==> flow/design.v <==
module uart_fd #(
parameter	CLK_FREQ = 50_000_000,
parameter	BAUD_RATE = 115200
)(
input	logic			clk,
input	logic			rst_,
input	logic			tx_start,
input	logic	[7:0]	tx_data,
input	logic			rx_serial,
output	logic			tx_serial,
output	logic	[7:0]	rx_data,
output	logic			rx_valid,
output	logic			rx_error,
output	logic			tx_busy
);
	uart_rx #(CLK_FREQ, BAUD_RATE) my_uart_rx(.clk, .rst_, .rx_serial, .rx_data, .rx_valid, .rx_error);
	uart_tx #(CLK_FREQ, BAUD_RATE) my_uart_tx(.clk, .rst_,  .tx_start, .tx_data, .tx_serial, .tx_busy);
endmodule 
module uart_rx #(
parameter	CLK_FREQ = 50_000_000,
parameter	BAUD_RATE = 115200
)(
input	logic			clk,
input 	logic			rst_,
input	logic			rx_serial,
output	logic	[7:0]	rx_data,
output	logic			rx_valid,
output	logic			rx_error
);
	localparam	int	DIVISOR = CLK_FREQ/BAUD_RATE;
	typedef enum {IDLE, START, DATA, STOP} state_t;
	state_t state;
	logic 	[31:0]	baud_cnt;
	logic	[2:0]	bit_index;
	logic	[7:0]	shifter;
	logic			sample_tick;
	assign sample_tick = (baud_cnt == DIVISOR-1);
	assign start_verif_tick = (baud_cnt == DIVISOR/2);
	always_ff @(posedge clk or negedge rst_) begin
		if(!rst_) begin
			state <= IDLE;
			rx_data <= 0;
			rx_valid <= 0;
			rx_error <= 0;
			baud_cnt <= 0;
			bit_index <= 0;
			shifter <= 0;
		end
		else begin
			case(state)
				IDLE: begin
					rx_valid <= 0;
					rx_error <= 0;
					baud_cnt <= 0;
					bit_index <= 0;
					shifter <= 0;
					if(!rx_serial)
						state <= START;
				end
				START: begin
					if(start_verif_tick) begin
						if(!rx_serial)
							state <= DATA;
						else begin
							state <= IDLE;
							rx_error <= 1;
						end
						baud_cnt <= 0;
					end else
						baud_cnt <= baud_cnt + 1;
				end
				DATA: begin
					if(sample_tick) begin
						baud_cnt <= 0;
						shifter <= {rx_serial,shifter[7:1]};
						if(bit_index == 3'b111)
							state <= STOP;
						else
							bit_index <= bit_index + 1;
					end else
						baud_cnt <= baud_cnt + 1;
				end
				STOP: begin
					if(sample_tick) begin
						if(rx_serial) begin
							rx_data <= shifter;
							rx_valid <= 1;
						end else
							rx_error <= 1;
						state <= IDLE;
					end else
						baud_cnt <= baud_cnt + 1;
				end
			endcase
		end
	end 
endmodule
module uart_tx #(
parameter	CLK_FREQ = 50_000_000,
parameter	BAUD_RATE = 115200
)(
input	logic			clk,
input 	logic			rst_,
input	logic			tx_start,
input	logic	[7:0]	tx_data,
output	logic			tx_serial,
output	logic			tx_busy
);
	localparam	int	DIVISOR = CLK_FREQ/BAUD_RATE;
	typedef enum logic [1:0] {IDLE, START, DATA, STOP} state_t;
	state_t state;
	logic	[31:0]	baud_cnt;
	logic	[2:0]	bit_index;
	logic	[7:0]	shifter;
	logic			baud_tick;
	assign baud_tick = (baud_cnt == DIVISOR-1);
	always_ff @(posedge clk or negedge rst_) begin
		if(!rst_) begin
			state <= IDLE;
			baud_cnt <= 0;
			tx_serial <= 1;
			tx_busy <= 0;
			shifter <= 0;
			bit_index <= 0;
		end  
		else begin
			case(state)
			IDLE: begin
				tx_serial <= 1;
				tx_busy <= 0;
				baud_cnt <= 0;
				if(tx_start) begin
					state <= START;
					tx_busy <= 1;
					shifter <= tx_data;
				end  
			end  
			START: begin
				tx_serial <= 0;	 
				if(baud_tick) begin
					state <= DATA;
					bit_index <= 0;
					baud_cnt <= 0;
				end else
					baud_cnt <= baud_cnt + 1;
			end  
			DATA: begin
				tx_serial <= shifter[0];
				if(baud_tick) begin
					baud_cnt <= 0;
					shifter <= {1'b0, shifter[7:1]};
					if(bit_index == 3'b111)
						state <= STOP;
					else
						bit_index <= bit_index + 1;
				end else
					baud_cnt = baud_cnt + 1;
			end  
			STOP: begin
				tx_serial <= 1;  
				if(baud_tick) begin
					state <= IDLE;
					baud_cnt <= 0;
					tx_busy <= 0;
				end else 
					baud_cnt = baud_cnt + 1;
			end  
			endcase
		end  
	end  
endmodule 
### Tool chain data of uart_fd

The steps from the RTL of uart_fd to its reports follow in flow order.
Line numbers count from 1 in the design file above.
A cell with n/a has no value.

| inputs | value |
|---|---|
| top module | uart_fd |
| clock | clk |
| standard-cell library | sky130hd |
| library corner | tt_025C_1v80 |

### Elaborated design

Counts by Yosys on the flattened word-level netlist (proc, flatten, opt, wreduce; memories kept). Register bits leave out memories and registers merged into their read ports (data or address). Print and check cells are left out.

| operators by class | value |
|---|---|
| reductions and logical operators | 23 |
| $add $sub $neg | 4 |
| multiplexer cells | 42 |
| equality and inequality tests | 27 |

Operators with widths:

| cell | count |
|---|---|
| two-way mux 32 bit | 9 |
| case mux 32 bit (select 4 bit) | 2 |
| adder 32 x 1 -> 32 bit with constant B | 2 |
| == test 32 x 2 -> 1 bit with constant B | 2 |
| == test 32 x 9 -> 1 bit with constant B | 2 |
| case mux 32 bit (select 2 bit) | 1 |
| == test 32 x 1 -> 1 bit with constant B | 1 |
| == test 32 x 8 -> 1 bit with constant B | 1 |
| logical NOT 32 bit | 1 |
| case mux 8 bit (select 2 bit) | 2 |
| two-way mux 8 bit | 3 |
| != test 2 x 1 -> 1 bit with constant B | 8 |
| != test 2 bit with constant B | 8 |
| two-way mux 3 bit | 5 |
| AND reduction 3 bit | 4 |
| AND reduction 6 bit | 2 |
| case mux 3 bit (select 2 bit) | 2 |
| two-way mux 2 bit | 6 |
| nonzero test 2 bit | 5 |
| nonzero test 4 bit | 2 |
| case mux 2 bit (select 4 bit) | 1 |
| two-way mux 1 bit | 7 |
| AND reduction 2 bit | 3 |
| adder 3 x 1 -> 3 bit with constant B | 2 |
| == test 3 bit with constant B | 2 |
| case mux 1 bit (select 3 bit) | 2 |
| AND reduction 5 bit | 1 |
| == test 2 bit with constant B | 2 |

Not listed: further kinds 7, cells in them 8.

| word-level totals | value |
|---|---|
| bits of input ports | 12 |
| register bits | 132 |
| output and inout bits | 12 |
| word-level cells | 109 |

### Depth

Yosys ltp: most cells in a row. Word level: on the elaborated netlist, between registers, memories and ports. Mapped: between sequential cells and ports; inverters and the memories' decode and read muxes count.

| logic depth | value |
|---|---|
| depth after elaboration | 4 |
| ABC_AREA | 0 |
| depth in mapped cells | 9 |
| depth with buffers taken out | 8 |

### Synthesis result

Yosys stat after the flow's synthesis: flattened, memories mapped to cells. It holds for the ABC_AREA given above (unset counts as 0); a run with the other value may have another netlist.

| mapped netlist | value |
|---|---|
| mapped area | 5564.1 sq um |
| cells in the netlist | 562 |
| flip-flops | 106 |
| buffer cells | 19 |

Cell types:

| cell | count |
|---|---|
| sky130_fd_sc_hd__dfrtp_1 | 103 |
| sky130_fd_sc_hd__mux2_2 | 23 |
| sky130_fd_sc_hd__nor2_1 | 62 |
| sky130_fd_sc_hd__nand3_1 | 42 |
| sky130_fd_sc_hd__nand2_1 | 53 |
| sky130_fd_sc_hd__xor2_1 | 21 |
| sky130_fd_sc_hd__mux2i_1 | 17 |
| sky130_fd_sc_hd__ha_1 | 9 |
| sky130_fd_sc_hd__a21oi_1 | 22 |
| sky130_fd_sc_hd__nor4_1 | 15 |
| sky130_fd_sc_hd__o21ai_0 | 17 |
| sky130_fd_sc_hd__nand4_1 | 13 |
| sky130_fd_sc_hd__a22o_1 | 9 |
| sky130_fd_sc_hd__dfstp_2 | 3 |
| sky130_fd_sc_hd__xnor2_1 | 8 |
| sky130_fd_sc_hd__and3_1 | 11 |
| sky130_fd_sc_hd__a31o_2 | 7 |
| sky130_fd_sc_hd__inv_1 | 16 |

Other cell types: 42; their cells: 111.
The figures by module come from a second, unflattened synthesis with its own total; it is not the netlist above.

| second synthesis, totals | value |
|---|---|
| cells (unflattened synthesis) | 590 |
| area (unflattened synthesis) | 5606.6 sq um |

Each row is one instance without its submodules.

Modules:

| module | area (sq um) | cells | instances |
|---|---|---|---|
| uart_rx | 3086.7 | 318 | 1 |
| uart_tx | 2519.9 | 272 | 1 |
| uart_fd | 0.0 | 0 | 1 |

### Path before layout

Source: OpenSTA report_checks on the synthesized netlist (no wires, ideal clock, input and output delay 20% of the period each), path of least setup slack; recovery checks are left aside. Register names are those of the netlist, which keeps one name where synthesis merged equal registers.

| timing after synthesis | value |
|---|---|
| path type | flip-flop to flip-flop |
| start | reg my_uart_rx.baud_cnt[1] |
| end | reg my_uart_rx.shifter[7] |
| buffers on the path | 1 |
| stages | 10 |
| arrival time | 2180 ps |
| delay of the path | 2300 ps |
| clock period | 2330 ps |
| setup time | 120 ps |
| data required time | 2210 ps |
| slack | 30 ps |
| synthesis period reached | 2300 ps |

"delay of the path" is the arrival time less input delay plus setup time.
"stages": output pins that drive a net of the path, with the launching flip-flop's if there is one; two outputs of one cell count as two.
"synthesis period reached" is the clock period less the worst setup slack; recovery checks do not enter. This is arithmetic on one report: input and output delays are still those of the set period (20% each).
Between the ends stands the longest chain of elaborated cells between them, by number of cells; it is not shown to be the way that was timed. Of several equally long chains one is given.
Each line given opens the expression or statement behind the cell; cells for indexed reads and writes are added by Yosys, which also makes memories of some case tables.
At most two assigning lines are given for a register; there are more.

| on the way, after synthesis | value |
|---|---|
| cells stage by stage | sky130_fd_sc_hd__dfrtp_1 sky130_fd_sc_hd__inv_1 sky130_fd_sc_hd__ha_1 sky130_fd_sc_hd__nor4b_2 sky130_fd_sc_hd__nand4_2 sky130_fd_sc_hd__nor3_4 sky130_fd_sc_hd__buf_6 sky130_fd_sc_hd__mux2i_1 sky130_fd_sc_hd__nor2_1 sky130_fd_sc_hd__a31o_2 |
| length of the longest elaborated chain | 3 |
| elaborated cells on any way between the ends | 5 |
| those cells by class | 2 x eq/ne; 2 x mux; 1 x reduce/logical |

Ends and longest elaborated chain, after synthesis:

| item | RTL line | RTL |
|---|---|---|
| start, declared | 33 | `logic [31:0] baud_cnt;` |
| start, assigned | 70 | `baud_cnt <= baud_cnt + 1;` |
| start, assigned | 81 | `baud_cnt <= baud_cnt + 1;` |
| == test 32 x 9 -> 1 bit | 37 | `assign sample_tick = (baud_cnt == DIVISOR-1);` |
| two-way mux 8 bit | 73 | `if(sample_tick) begin` |
| case mux 8 bit (select 2 bit) | 50 | `case(state)` |
| end, assigned | 47 | `shifter <= 0;` |
| end, assigned | 75 | `shifter <= {rx_serial,shifter[7:1]};` |
| end, declared | 35 | `logic [7:0] shifter;` |

### Worst path after layout

From the final timing report of run A: the path of least setup slack in the routed layout; clock arrival at registers is part of the times.
The path's times are printed in steps of 10 ps; the period is the one set.

| timing post-layout | value |
|---|---|
| path type | flip-flop to flip-flop |
| start | reg my_uart_rx.baud_cnt[1] |
| end | reg my_uart_rx.baud_cnt[26] |
| arrival time | 2450 ps |
| buffers on the path | 1 |
| slack | -210 ps |
| setup time | 100 ps |
| data required time | 2240 ps |
| clock period | 1970 ps |
| stages | 10 |

Between the ends stands the longest chain of elaborated cells between them, by number of cells; it is not shown to be the way that was timed. Of several equally long chains one is given.
At most two assigning lines are given for a register; there are more.

| on the way, post-layout | value |
|---|---|
| cells stage by stage | sky130_fd_sc_hd__dfrtp_1 sky130_fd_sc_hd__inv_2 sky130_fd_sc_hd__ha_4 sky130_fd_sc_hd__nor4b_4 sky130_fd_sc_hd__nand4_4 sky130_fd_sc_hd__o31ai_4 sky130_fd_sc_hd__a22oi_2 sky130_fd_sc_hd__buf_12 sky130_fd_sc_hd__a21o_2 sky130_fd_sc_hd__a21o_1 |
| length of the longest elaborated chain | 3 |
| elaborated cells on any way between the ends | 9 |
| those cells by class | 1 x add/sub; 3 x eq/ne; 4 x mux; 1 x reduce/logical |

Ends and longest elaborated chain, post-layout:

| item | RTL line | RTL |
|---|---|---|
| start, declared | 33 | `logic [31:0] baud_cnt;` |
| start, assigned | 70 | `baud_cnt <= baud_cnt + 1;` |
| start, assigned | 81 | `baud_cnt <= baud_cnt + 1;` |
| adder 32 x 1 -> 32 bit | 92 | `baud_cnt <= baud_cnt + 1;` |
| two-way mux 32 bit | 84 | `if(sample_tick) begin` |
| case mux 32 bit (select 4 bit) | 50 | `case(state)` |
| end, assigned | 70 |  |
| end, assigned | 81 |  |
| end, declared | 33 |  |

Wiki page: uart_fd / flow data

Design uart_fd on sky130hd. What follows are 2 stored runs of the flow, each under its own settings; their order means nothing. The constraints put input and output delay at 20% of the set period each and load the outputs with 0.01 pF.
"critical path time" means the part of the period allowed to the worst setup path (the constraints hold back 20% at inputs and 20% at outputs) less its slack; where the path has registers, the arrival times of their clocks count too.
"total power of the final layout" rests on the timing tool's default activity at the inputs, not on a simulated workload.
"critical path time" is given in steps of 10 ps.
Settings: n/a = not set for that run.

| run | period_ns | CORE_UTILIZATION | SETUP_SLACK_MARGIN | PLACE_DENSITY_LB_ADDON | HOLD_SLACK_MARGIN | CELL_PAD_IN_SITES_GLOBAL_PLACEMENT | GPL_ROUTABILITY_DRIVEN | SLEW_MARGIN | MAX_ROUTING_LAYER | CAP_MARGIN | CORE_MARGIN | die area (sq um) | netlist area reported by Yosys (sq um) | sum of negative setup slack (ps) | standard-cell area of the final layout (sq um) | lowest setup slack (ps) | total power of the final layout (uW) | critical path time (ps) | worst setup path type |
|---|---|---|---|---|---|---|---|---|---|---|---|---|---|---|---|---|---|---|---|
| run A | 1.97 | 53 | -0.03 | 0.15 | -0.01 | 0 | 0 | 10 | met4 | 20 | 2 | 11333.7 | 5564.1 | -6306 | 7509.7 | -210 | 3536 | 2180 | flip-flop to flip-flop |
| run B | 1.57 | 40 | n/a | n/a | n/a | n/a | n/a | 20 | n/a | 20 | 2 | 14869.4 | 5564.1 | -51712 | 8650.8 | -757 | 5235 | 2330 | flip-flop to flip-flop |
